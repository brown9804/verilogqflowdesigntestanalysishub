==> flow/design.v <==
`timescale 	1ns				/ 1ps
module arbiter (
  clk,    
  rst,    
  req3,   
  req2,   
  req1,   
  req0,   
  gnt3,   
  gnt2,   
  gnt1,   
  gnt0   
);
input           clk;    
input           rst;    
input           req3;   
input           req2;   
input           req1;   
input           req0;   
output          gnt3;   
output          gnt2;   
output          gnt1;   
output          gnt0;   
wire    [1:0]   gnt       ;   
wire            comreq    ; 
wire            beg       ;
wire   [1:0]    lgnt      ;
wire            lcomreq   ;
reg             lgnt0     ;
reg             lgnt1     ;
reg             lgnt2     ;
reg             lgnt3     ;
reg             lasmask   ;
reg             lmask0    ;
reg             lmask1    ;
reg             ledge     ;
always @ (posedge clk)
if (rst) begin
  lgnt0 <= 0;
  lgnt1 <= 0;
  lgnt2 <= 0;
  lgnt3 <= 0;
end else begin                                     
  lgnt0 <=(~lcomreq & ~lmask1 & ~lmask0 & ~req3 & ~req2 & ~req1 & req0)
        | (~lcomreq & ~lmask1 &  lmask0 & ~req3 & ~req2 &  req0)
        | (~lcomreq &  lmask1 & ~lmask0 & ~req3 &  req0)
        | (~lcomreq &  lmask1 &  lmask0 & req0  )
        | ( lcomreq & lgnt0 );
  lgnt1 <=(~lcomreq & ~lmask1 & ~lmask0 &  req1)
        | (~lcomreq & ~lmask1 &  lmask0 & ~req3 & ~req2 &  req1 & ~req0)
        | (~lcomreq &  lmask1 & ~lmask0 & ~req3 &  req1 & ~req0)
        | (~lcomreq &  lmask1 &  lmask0 &  req1 & ~req0)
        | ( lcomreq &  lgnt1);
  lgnt2 <=(~lcomreq & ~lmask1 & ~lmask0 &  req2  & ~req1)
        | (~lcomreq & ~lmask1 &  lmask0 &  req2)
        | (~lcomreq &  lmask1 & ~lmask0 & ~req3 &  req2  & ~req1 & ~req0)
        | (~lcomreq &  lmask1 &  lmask0 &  req2 & ~req1 & ~req0)
        | ( lcomreq &  lgnt2);
  lgnt3 <=(~lcomreq & ~lmask1 & ~lmask0 & req3  & ~req2 & ~req1)
        | (~lcomreq & ~lmask1 &  lmask0 & req3  & ~req2)
        | (~lcomreq &  lmask1 & ~lmask0 & req3)
        | (~lcomreq &  lmask1 &  lmask0 & req3  & ~req2 & ~req1 & ~req0)
        | ( lcomreq & lgnt3);
end 
assign beg = (req3 | req2 | req1 | req0) & ~lcomreq;
always @ (posedge clk)
begin                                     
  lasmask <= (beg & ~ledge & ~lasmask);
  ledge   <= (beg & ~ledge &  lasmask) 
          |  (beg &  ledge & ~lasmask);
end 
assign lcomreq = ( req3 & lgnt3 )
                | ( req2 & lgnt2 )
                | ( req1 & lgnt1 )
                | ( req0 & lgnt0 );
assign  lgnt =  {(lgnt3 | lgnt2),(lgnt3 | lgnt1)};
always @ (posedge clk )
if( rst ) begin
  lmask1 <= 0;
  lmask0 <= 0;
end else if(lasmask) begin
  lmask1 <= lgnt[1];
  lmask0 <= lgnt[0];
end else begin
  lmask1 <= lmask1;
  lmask0 <= lmask0;
end 
assign comreq = lcomreq;
assign gnt    = lgnt;
assign gnt3   = lgnt3;
assign gnt2   = lgnt2;
assign gnt1   = lgnt1;
assign gnt0   = lgnt0;
endmodule
# --- From RTL to reports: arbiter ---
# Tool output for the design above, in the order of the flow.
# Line numbers count from 1 in the design file above.
# Operators: Yosys type, input widths -> output width; for muxes data width and select width s.
# Library cell names are shortened.
design:
  design: "arbiter"
  clock: "clk"
  library: "sky130hd"
  lib_corner: "tt_025C_1v80"

# --- Elaborated design ---
# Source: Yosys, flattened and elaborated, memories not mapped. Widths are those after wreduce; folded enables and synchronous resets count as part of the registers. Registers that Yosys merges into a memory's read port (data or address) are not register bits. Print and check cells do not count. Equal cells are merged and count once.
word_totals:
  register_bits: 8
  out_inout_bits: 4
  input_bits: 6
op_classes:
  logic: 90
ops:
  columns: ["cell", "count"]
  rows:
  - ["$and 1x1->1", 56]
  - ["$or 1x1->1", 25]
  - ["$not 1->1", 9]

# --- Longest topological paths ---
# Depth = most cells in a row (Yosys ltp): at word level without a register or memory, in the mapped netlist without a sequential cell, where the memories' decode and read muxes count.
logic_depth:
  ltp_word: 15
  ABC_AREA: 0
  mapped_depth: 6
  mapped_depth_nobuf: 4

# --- Synthesis result ---
# Yosys stat after the flow's synthesis: flattened, memories mapped to cells. It holds for the ABC_AREA given above (unset counts as 0); a run with the other value may have another netlist.
# The area totals of this step are shown rounded.
by_type:
  columns: ["cell", "count"]
  rows:
  - ["dfxtp_1", 8]
  - ["nor2_1", 8]
  - ["a21oi_1", 5]
  - ["o22ai_1", 3]
  - ["nor4_1", 2]
  - ["buf_6", 1]
  - ["inv_1", 3]
  - ["a22o_2", 1]
  - ["a41o_1", 1]
  - ["nand3_1", 2]
  - ["a22o_1", 1]
  - ["o2111ai_1", 1]
  - ["o221ai_1", 1]
  - ["o32ai_1", 1]
  - ["xnor2_1", 1]
  - ["nand2_1", 2]
  - ["o21a_1", 1]
  - ["o21bai_1", 1]
# Not listed: further types 6, cells in them 6.
synth_totals:
  ffs: 8
  mapped_area_um2: 400
  seqArea_um2: 160
  stdcells: 49
  n_buf: 2

# --- Worst setup path after synthesis ---
# Path of least setup slack by OpenSTA after synthesis, without wires, with an ideal clock, recovery checks aside; 20% of the period is set as input and as output delay. Where synthesis merged equal registers, the netlist keeps one of their names.
synth_path:
  kind: "input to register"
  start: "input req1"
  end: "register lgnt1"
  driving_pins: 6
  in_delay_ns: 0.564
  clock_period_ns: 2.82
  arrival_time_ns: 1.587
  path_delay_ns: 1.139
  required_time_ns: 2.704
  path_slack_ns: 1.116
  synth_period_reached_ns: 1.704
# "path_delay_ns" = arrival - input delay + setup time.
# "driving_pins": output pins that drive a net of the path, with the launching flip-flop's if there is one; two outputs of one cell count as two.
# "synth_period_reached_ns" is the clock period less the worst setup slack; recovery checks do not enter. This is arithmetic on one report: input and output delays are still those of the set period (20% each).
# Between the ends stands the longest chain of elaborated cells between them, by number of cells; it is not shown to be the way that was timed. Of several equally long chains one is given.
# A line is the first line of the expression or statement that the cell stems from. Yosys adds cells for indexed reads and writes and turns some case tables into memories.
synth_between:
  cell_sequence: "buf_2 > a22o_1 > or2_1 > buf_6 > and3_1 > a41o_1"
  elab_chain_len: 14
synth_rtl:
  columns: ["item", "line", "rtl"]
  rows:
  - ["from (decl)", 18, "input           req1;"]
  - ["$and 1x1->1", 74, "| ( req1 & lgnt1 )"]
  - ["$or 1x1->1 (2 in a row)", 72, "assign lcomreq = ( req3 & lgnt3 )"]
  - ["$not 1->1", 50, "| (~lcomreq & ~lmask1 &  lmask0 & ~req3 & ~req2 &  req1 & ~req0)"]
  - ["$and 1x1->1 (6 in a row)", 50, null]
  - ["$or 1x1->1 (4 in a row)", 49, "lgnt1 <=(~lcomreq & ~lmask1 & ~lmask0 &  req1)"]
  - ["to (assign)", 40, "lgnt1 <= 0;"]
  - ["to (assign)", 49, null]
  - ["to (decl)", 30, "reg             lgnt1     ;"]

Subject: arbiter on sky130hd, stored results

Hello all,

Record of 2 stored runs of the RTL-to-layout flow on arbiter, platform sky130hd. The runs are unordered. Constraints: input delay and output delay 20% of the set period each, output load 0.01 pF.

--- entry A ---
==> flow/run.sh <==
#!/bin/bash
# the make line also repeats the synthesis and layout settings of config.mk as NAME=value (left out here)
make -C /OpenROAD-flow-scripts/flow DESIGN_CONFIG=/design/flow/config.mk WORK_HOME=/design/flow/orfs CLKGATE_MAP_FILE= finish
==> flow/config.mk <==
export PLATFORM = sky130hd
export DESIGN_NAME = arbiter
export DESIGN_NICKNAME = arbiter
export VERILOG_FILES = /design/flow/design.v
export SDC_FILE = /design/flow/constraint.sdc
export NUM_CORES = 4
export LEC_CHECK = 0
export CAP_MARGIN = 20
export CORE_MARGIN = 2
export CORE_UTILIZATION = 55
export GPL_TIMING_DRIVEN = 0
export HOLD_SLACK_MARGIN = 0.18
export MAX_ROUTING_LAYER = met4
export PLACE_DENSITY_LB_ADDON = 0.09
export SETUP_SLACK_MARGIN = -0.03
export SLEW_MARGIN = 40
==> flow/constraint.sdc <==
create_clock -name core_clock -period 1.2 [get_ports {clk}]
set_input_delay 0.2400 -clock core_clock [delete_from_list [all_inputs] [get_ports {clk}]]
set_output_delay 0.2400 -clock core_clock [all_outputs]
set_load 0.01 [all_outputs]

==> results, as YAML <==
outcome: "no final report: floorplanning broke off with PDN-0185"

--- entry B ---
==> flow/run.sh <==
#!/bin/bash
# the make line also repeats the synthesis and layout settings of config.mk as NAME=value (left out here)
make -C /OpenROAD-flow-scripts/flow DESIGN_CONFIG=/design/flow/config.mk WORK_HOME=/design/flow/orfs CLKGATE_MAP_FILE= finish
==> flow/config.mk <==
export PLATFORM = sky130hd
export DESIGN_NAME = arbiter
export DESIGN_NICKNAME = arbiter
export VERILOG_FILES = /design/flow/design.v
export SDC_FILE = /design/flow/constraint.sdc
export NUM_CORES = 4
export LEC_CHECK = 0
export ABC_AREA = 0
export CAP_MARGIN = 5
export CELL_PAD_IN_SITES_DETAIL_PLACEMENT = 0
export CORE_ASPECT_RATIO = 1.01
export CORE_MARGIN = 10
export CORE_UTILIZATION = 70
export CTS_CLUSTER_DIAMETER = 211
export CTS_CLUSTER_SIZE = 12
export MAX_ROUTING_LAYER = met4
export SETUP_SLACK_MARGIN = 0.24
export SLEW_MARGIN = 20
export TNS_END_PERCENT = 50
==> flow/constraint.sdc <==
create_clock -name core_clock -period 1.28 [get_ports {clk}]
set_input_delay 0.2560 -clock core_clock [delete_from_list [all_inputs] [get_ports {clk}]]
set_output_delay 0.2560 -clock core_clock [all_outputs]
set_load 0.01 [all_outputs]

==> results, as YAML <==
outcome: "no final report: floorplanning broke off with PDN-0185"

Thanks
